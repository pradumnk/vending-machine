==> flow/design.v <==
module vending_machine_topmodule(CLOCK_50, KEY, SW, LEDG, HEX0, HEX1, HEX2, HEX3, LEDR);
  input CLOCK_50;
  input [2:0] KEY;
  input [7:0] SW;
  output [7:0] LEDG;
  output [6:0] HEX0, HEX1, HEX2, HEX3;
  output [3:0] LEDR;
  wire [11:0] money;
  wire clk;
  wire btnC,btnR,btnL;
  wire btnCclk,btnLclr,btnRclr;
  wire [3:0] thos,huns,tens,ones;
  assign btnC = KEY[2];
  assign btnR = KEY[0];
  assign btnL = KEY[1];
  clkdown use1 (CLOCK_50, clk);
  vending_machine vm( .clk(clk), .coin1(btnR), .coin2(btnL), .select(SW[3:0]), .buy(btnC),
                      .load(SW[7:4]), .money(money), .products(LEDG[3:0]), .outofstock(LEDG[7:4]));
  binarytoBCD bcd1(money,thos,huns,tens,ones);
  decoder_7seg inst0 (ones, HEX0);
  decoder_7seg inst1 (tens, HEX1);
  decoder_7seg inst2 (huns, HEX2);
  decoder_7seg inst3 (thos, HEX3);
endmodule
module vending_machine(clk,coin1,coin2,select,buy,load,money,products,outofstock);
  input clk;
  input coin1;  
  input coin2;  
  input [3:0] select;
  input buy;
  input [3:0] load;
  output reg [11:0] money=0;
  output reg [3:0] products=0;
  output reg [3:0] outofstock=0;
  reg coin1_prev,coin2_prev;
  reg buy_prev;
  reg [3:0] stock1=4'b1111;
  reg [3:0] stock2=4'b1111;
  reg [3:0] stock3=4'b1111;
  reg [3:0] stock4=4'b1111;
  always @ (posedge clk) begin
    coin1_prev <= coin1; coin2_prev <= coin2; buy_prev <= buy;
    if (coin1_prev == 1'b0 && coin1 == 1'b1) money <= money + 12'd25;
    else if (coin2_prev == 1'b0 && coin2 == 1'b1) money <= money + 12'd100;
    else if (buy_prev == 1'b0 && buy == 1'b1)  begin
      case (select)
        4'b0001: 
          if (money >= 12'd25 && stock1 > 0) begin
	    products[0] <= 1'b1; stock1 <= stock1 - 1'b1; money <= money - 12'd25;
	  end
        4'b0010:
          if (money >= 12'd75 && stock2 > 0) begin
            products[1] <= 1'b1; stock2 <= stock2 - 1'b1; money <= money - 12'd75;
          end
        4'b0100:
          if (money >= 12'd150 && stock3 > 0) begin
            products[2] <= 1'b1; stock3 <= stock3 - 1'b1; money <= money - 12'd150;
          end
        4'b1000:
          if (money >= 12'd200 && stock4 > 0) begin
            products[3] <= 1'b1; stock4 <= stock4 - 1'b1; money <= money - 12'd200;
          end
      endcase
    end
    else if (buy_prev == 1'b1 && buy == 1'b0) begin
      products[0] <= 1'b0; products[1] <= 1'b0; products[2] <= 1'b0;    products[3] <= 1'b0;
    end
    else begin
      if (stock1 == 4'b0) outofstock[0] <= 1'b1; else outofstock[0] <= 1'b0;
      if (stock2 == 4'b0) outofstock[1] <= 1'b1; else outofstock[1] <= 1'b0;
      if (stock3 == 4'b0) outofstock[2] <= 1'b1; else outofstock[2] <= 1'b0;
      if (stock4 == 4'b0) outofstock[3] <= 1'b1; else outofstock[3] <= 1'b0;
      case (load)
        4'b0001: stock1 <= 4'b1111;
        4'b0010: stock2 <= 4'b1111;
        4'b0100: stock3 <= 4'b1111;
        4'b1000: stock4 <= 4'b1111;
      endcase
    end
  end
endmodule
module debounce(clk,btn,btn_clr);
  input clk;
  input btn;
  output reg btn_clr;
  parameter delay = 650000;  
  integer count=0;
  reg xnew=0;
  always @(posedge clk) begin
    if (btn != xnew) begin 
      xnew <= btn; count <= 0; 
    end
    else if (count == delay) btn_clr <= xnew;
    else count <= count + 1;
  end 
endmodule
module binarytoBCD(binary,thos,huns,tens,ones);
  input [11:0] binary;
  output reg [3:0] thos, huns, tens, ones;
  reg [11:0] bcd_data=0;
  always @ (binary) begin
    bcd_data = binary;
    thos = bcd_data / 1000;
    bcd_data = bcd_data % 1000;
    huns = bcd_data / 100;
    bcd_data = bcd_data % 100;
    tens = bcd_data / 10;
    ones = bcd_data % 10;
  end
endmodule
module sevenseg_driver(clk,clr,in1,in2,in3,in4,seg,an);
  input clk;
  input clr;
  input [3:0] in1, in2, in3, in4;
  output reg [6:0] seg = 7'b0;
  output reg [3:0] an = 4'b0;
  wire [6:0] seg1, seg2, seg3, seg4;
  reg [12:0] segclk = 12'b0;
  localparam LEFT = 2'b00, MIDLEFT = 2'b01, MIDRIGHT = 2'b10, RIGHT = 2'b11;
  reg [1:0] state=LEFT;
  decoder_7seg disp1(in1,seg1);
  decoder_7seg disp2(in2,seg2);
  decoder_7seg disp3(in3,seg3);
  decoder_7seg disp4(in4,seg4);
  always @ (posedge clk) segclk <= segclk + 1'b1;
  always @(posedge segclk[2] or posedge clr) begin
    if (clr == 1) begin
      seg <= 7'b0000000;
      an <= 4'b0000;
      state <= LEFT;
    end
    else begin
      case(state)
        LEFT: begin seg <= seg1; an <= 4'b0111; state <= MIDLEFT; end
        MIDLEFT: begin seg <= seg2; an <= 4'b1011; state <= MIDRIGHT; end
        MIDRIGHT: begin seg <= seg3; an <= 4'b1101; state <= RIGHT; end
        RIGHT: begin seg <= seg4; an <= 4'b1110; state <= LEFT; end
      endcase
    end
  end
endmodule
module clkdown (clk, op_clk);
input clk;
output reg op_clk=0;
reg [10:0] temp=11'd0;
always @(posedge clk)
begin
if(temp==11'd4194303)
temp <= 11'd0;
else
temp <= temp +1'd1;
end
always@(posedge temp[10]) op_clk = ~op_clk;
endmodule
module decoder_7seg(in1,out1);
  input [3:0] in1;
  output reg [6:0] out1;
  always @ (in1)
    case (in1)
      4'b0000 : out1=7'b1000000;  
      4'b0001 : out1=7'b1111001;  
      4'b0010 : out1=7'b0100100;  
      4'b0011 : out1=7'b0110000;  
      4'b0100 : out1=7'b0011001;  
      4'b0101 : out1=7'b0010010;  
      4'b0110 : out1=7'b0000010;  
      4'b0111 : out1=7'b1111000;  
      4'b1000 : out1=7'b0000000;  
      4'b1001 : out1=7'b0010000;  
      4'b1010 : out1=7'b0001000;  
      4'b1011 : out1=7'b0000011;  
      4'b1100 : out1=7'b1000110;  
      4'b1101 : out1=7'b0100001;  
      4'b1110 : out1=7'b0000110;  
      4'b1111 : out1=7'b0001110;  
    endcase
endmodule
# From RTL to reports: debounce
# What the tools print for debounce, step after step.
# Lines are those of the file above, counted from 1.
# Operators carry their Yosys type and port widths (W data, S select, Z words).
# The mark - stands for no value.
[design]
top = "debounce"
clk_port = "clk"
library = "sky130hd"
pvt_corner = "tt_025C_1v80"

# Elaborated design
# Counts by Yosys on the flattened word-level netlist (proc, flatten, opt, wreduce; memories kept). Register bits leave out memories and registers merged into their read ports (data or address); mux counts leave out enables and synchronous resets folded into registers. Print and check cells are left out. Cells with the same type and inputs are merged into one.
[classes]
n_addsub = 1
mul = 0
div_mod_pow = 0
compare = 0
n_eq = 2
shifts = 0
n_mux = 0
bitwise = 1
reduce_and_logical = 1
[ops]
columns = ["cell", "n"]
rows = [
  ["$add A32 B2 Y32 const B", 1],
  ["$eq A32 B21 Y1 const B", 1],
  ["$reduce_and A2 Y1", 1],
  ["$ne A1 B1 Y1", 1],
  ["$not A1 Y1", 1],
]
[bits]
register_bits = 34
latch_bits = 0
ram_bits = 0
romBits = 0
clocked_rd_ports_x_width = 0
mem_count = 0
input_bits = 2
out_inout_bits = 1

# Longest topological paths
# Longest topological path by Yosys (ltp), each cell counted once; first at word level (registers and memories cut), then after technology mapping (sequential cells cut; the memories' decode and read muxes count).
[logic_depth]
depth_word = 3
abc_area = 0
ltp_mapped = 7
depth_no_buf = 7

# After synthesis
# Source: synth_stat.txt of the flow (Yosys; design flattened, memories mapped). It holds for the ABC_AREA given above (unset counts as 0); a run with the other value may have another netlist.
[synth_totals]
mapped_cells = 185
area_um2 = 1610.3
sequential_area_um2 = 700.7
ff_cells = 34
n_buf = 4
[types]
columns = ["cell_type", "n"]
rows = [
  ["sky130_fd_sc_hd__dfxtp_1", 32],
  ["sky130_fd_sc_hd__xnor2_1", 17],
  ["sky130_fd_sc_hd__nor2_1", 30],
  ["sky130_fd_sc_hd__xor2_1", 10],
  ["sky130_fd_sc_hd__nand3_1", 14],
  ["sky130_fd_sc_hd__nor3_1", 13],
  ["sky130_fd_sc_hd__edfxtp_1", 2],
  ["sky130_fd_sc_hd__nand4_1", 9],
  ["sky130_fd_sc_hd__and4_1", 5],
  ["sky130_fd_sc_hd__nand2_1", 11],
  ["sky130_fd_sc_hd__nor4_1", 5],
  ["sky130_fd_sc_hd__a21oi_1", 5],
  ["sky130_fd_sc_hd__ha_1", 2],
  ["sky130_fd_sc_hd__or3_1", 4],
  ["sky130_fd_sc_hd__or4b_1", 2],
  ["sky130_fd_sc_hd__and3_1", 3],
  ["sky130_fd_sc_hd__and4bb_4", 1],
  ["sky130_fd_sc_hd__inv_1", 4],
]
# Other cell types: 11; their cells: 16.

# Worst setup path after synthesis
# OpenSTA on the mapped netlist: ideal clock, no wires. The path of least setup slack (recovery checks aside). Input and output delay are each 20% of the period. Register names are those of the netlist, which keeps one name where synthesis merged equal registers.
[synth_path]
kind = "reg2reg"
from = "register count[0]"
to = "register btn_clr"
clock_period_ps = 1950
t_first_pin_ps = 0
arrival_ps = 1627
slack_ps = 23
delay_ps = 1927
driving_pins = 7
synth_period_reached_ps = 1927
# "delay_ps" is the arrival time less input delay plus setup time.
# "driving_pins": output pins that drive a net of the path, with the launching flip-flop's if there is one; two outputs of one cell count as two.
# "synth_period_reached_ps" is the clock period less the worst setup slack; recovery checks do not enter. This is arithmetic on one report: input and output delays are still those of the set period (20% each).
# Between the ends stands the longest chain of elaborated cells between them, by number of cells; it is not shown to be the way that was timed. Of several equally long chains one is given.
# Each line given opens the expression or statement behind the cell; cells for indexed reads and writes are added by Yosys, which also makes memories of some case tables.
[synth_via]
path_cell_list = "sky130_fd_sc_hd__dfxtp_1 -> sky130_fd_sc_hd__inv_1 -> sky130_fd_sc_hd__ha_1 -> sky130_fd_sc_hd__or4b_1 -> sky130_fd_sc_hd__nor4_1 -> sky130_fd_sc_hd__and4bb_4 -> sky130_fd_sc_hd__nor2b_1"
elab_chain_len = 2
cone_cells = 2
cone_lines = 1
classes_between = "eq/ne (1); reduce/logical (1)"
[synth_lines]
columns = ["item", "line", "text"]
rows = [
  ["from (decl)", 87, "integer count=0;"],
  ["from (assign)", 91, "xnew <= btn; count <= 0;"],
  ["from (assign)", 94, "else count <= count + 1;"],
  ["$eq A32 B21 Y1", 93, "else if (count == delay) btn_clr <= xnew;"],
  ["$reduce_and A2 Y1", "-", ""],
  ["to (assign)", 93, ""],
  ["to (decl)", 85, "output reg btn_clr;"],
]

# Path in the finished layout
# Path of least setup slack in the final report of entry A (OpenROAD, finished layout, wires in). Where an end is a register, its clock arrival counts in the times.
# The report prints the path's times to 10 ps; the period is as set.
[layout_path]
kind = "reg2reg"
from = "register count[3]"
to = "register btn_clr"
clock_period_ps = 1250
t_first_pin_ps = 280
arrival_ps = 1920
slack_ps = -660
driving_pins = 5
# Between the ends stands the longest chain of elaborated cells between them, by number of cells; it is not shown to be the way that was timed. Of several equally long chains one is given.
[layout_via]
path_cell_list = "sky130_fd_sc_hd__dfxtp_2 -> sky130_fd_sc_hd__or4b_4 -> sky130_fd_sc_hd__nor4_4 -> sky130_fd_sc_hd__and4bb_4 -> sky130_fd_sc_hd__nor2b_4"
elab_chain_len = 2
cone_cells = 2
cone_lines = 1
classes_between = "eq/ne (1); reduce/logical (1)"
[layout_lines]
columns = ["item", "line", "text"]
rows = [
  ["from (decl)", 87, "integer count=0;"],
  ["from (assign)", 91, "xnew <= btn; count <= 0;"],
  ["from (assign)", 94, "else count <= count + 1;"],
  ["$eq A32 B21 Y1", 93, "else if (count == delay) btn_clr <= xnew;"],
  ["$reduce_and A2 Y1", "-", ""],
  ["to (assign)", 93, ""],
  ["to (decl)", 85, "output reg btn_clr;"],
]

Stored flow runs of debounce (2 of them; Yosys, OpenROAD, sky130hd). They differ in their settings and are not a sequence. Constraints: input delay and output delay 20% of the set period each, output load 0.01 pF.
By "achievedPeriod_ps" is meant the clock period of the run minus its worst setup slack. This is arithmetic on one report: input and output delays are still those of the set period (20% each).
"power_total_uw" rests on the timing tool's default activity at the inputs, not on a simulated workload.

# entry A
==> flow/run.sh <==
#!/bin/bash
# the make line also repeats the synthesis and layout settings of config.mk as NAME=value (left out here)
make -C /OpenROAD-flow-scripts/flow DESIGN_CONFIG=/design/flow/config.mk WORK_HOME=/design/flow/orfs CLKGATE_MAP_FILE= finish
==> flow/config.mk <==
export PLATFORM = sky130hd
export DESIGN_NAME = debounce
export DESIGN_NICKNAME = debounce
export VERILOG_FILES = /design/flow/design.v
export SDC_FILE = /design/flow/constraint.sdc
export NUM_CORES = 4
export LEC_CHECK = 0
export CAP_MARGIN = 20
export CORE_MARGIN = 2
export CORE_UTILIZATION = 40
export SLEW_MARGIN = 20
==> flow/constraint.sdc <==
create_clock -name core_clock -period 1.25 [get_ports {clk}]
set_input_delay 0.2500 -clock core_clock [delete_from_list [all_inputs] [get_ports {clk}]]
set_output_delay 0.2500 -clock core_clock [all_outputs]
set_load 0.01 [all_outputs]

==> entry A: results <==
post_synth_area_um2=1610.3
die_footprint_um2=4549.5
final_stdcell_area_um2=2728.9
fin_ws_ps=-661
tns_ps=-10998
timing.hold.ws_ps=556
power_total_uw=2343
achievedPeriod_ps=1911

# entry B
==> flow/run.sh <==
#!/bin/bash
# the make line also repeats the synthesis and layout settings of config.mk as NAME=value (left out here)
make -C /OpenROAD-flow-scripts/flow DESIGN_CONFIG=/design/flow/config.mk WORK_HOME=/design/flow/orfs CLKGATE_MAP_FILE= finish
==> flow/config.mk <==
export PLATFORM = sky130hd
export DESIGN_NAME = debounce
export DESIGN_NICKNAME = debounce
export VERILOG_FILES = /design/flow/design.v
export SDC_FILE = /design/flow/constraint.sdc
export NUM_CORES = 4
export LEC_CHECK = 0
export CAP_MARGIN = 20
export CELL_PAD_IN_SITES_GLOBAL_PLACEMENT = 0
export CORE_ASPECT_RATIO = 0.63
export CORE_MARGIN = 2
export CORE_UTILIZATION = 54
export CTS_CLUSTER_SIZE = 47
export GPL_ROUTABILITY_DRIVEN = 0
export MAX_ROUTING_LAYER = met5
export MIN_ROUTING_LAYER = met1
export PLACE_DENSITY_LB_ADDON = 0.12
export SETUP_SLACK_MARGIN = 0.4
export SLEW_MARGIN = 30
==> flow/constraint.sdc <==
create_clock -name core_clock -period 1.67 [get_ports {clk}]
set_input_delay 0.3340 -clock core_clock [delete_from_list [all_inputs] [get_ports {clk}]]
set_output_delay 0.3340 -clock core_clock [all_outputs]
set_load 0.01 [all_outputs]

==> entry B: results <==
outcome="unfinished; error DPL-0033 in routing"
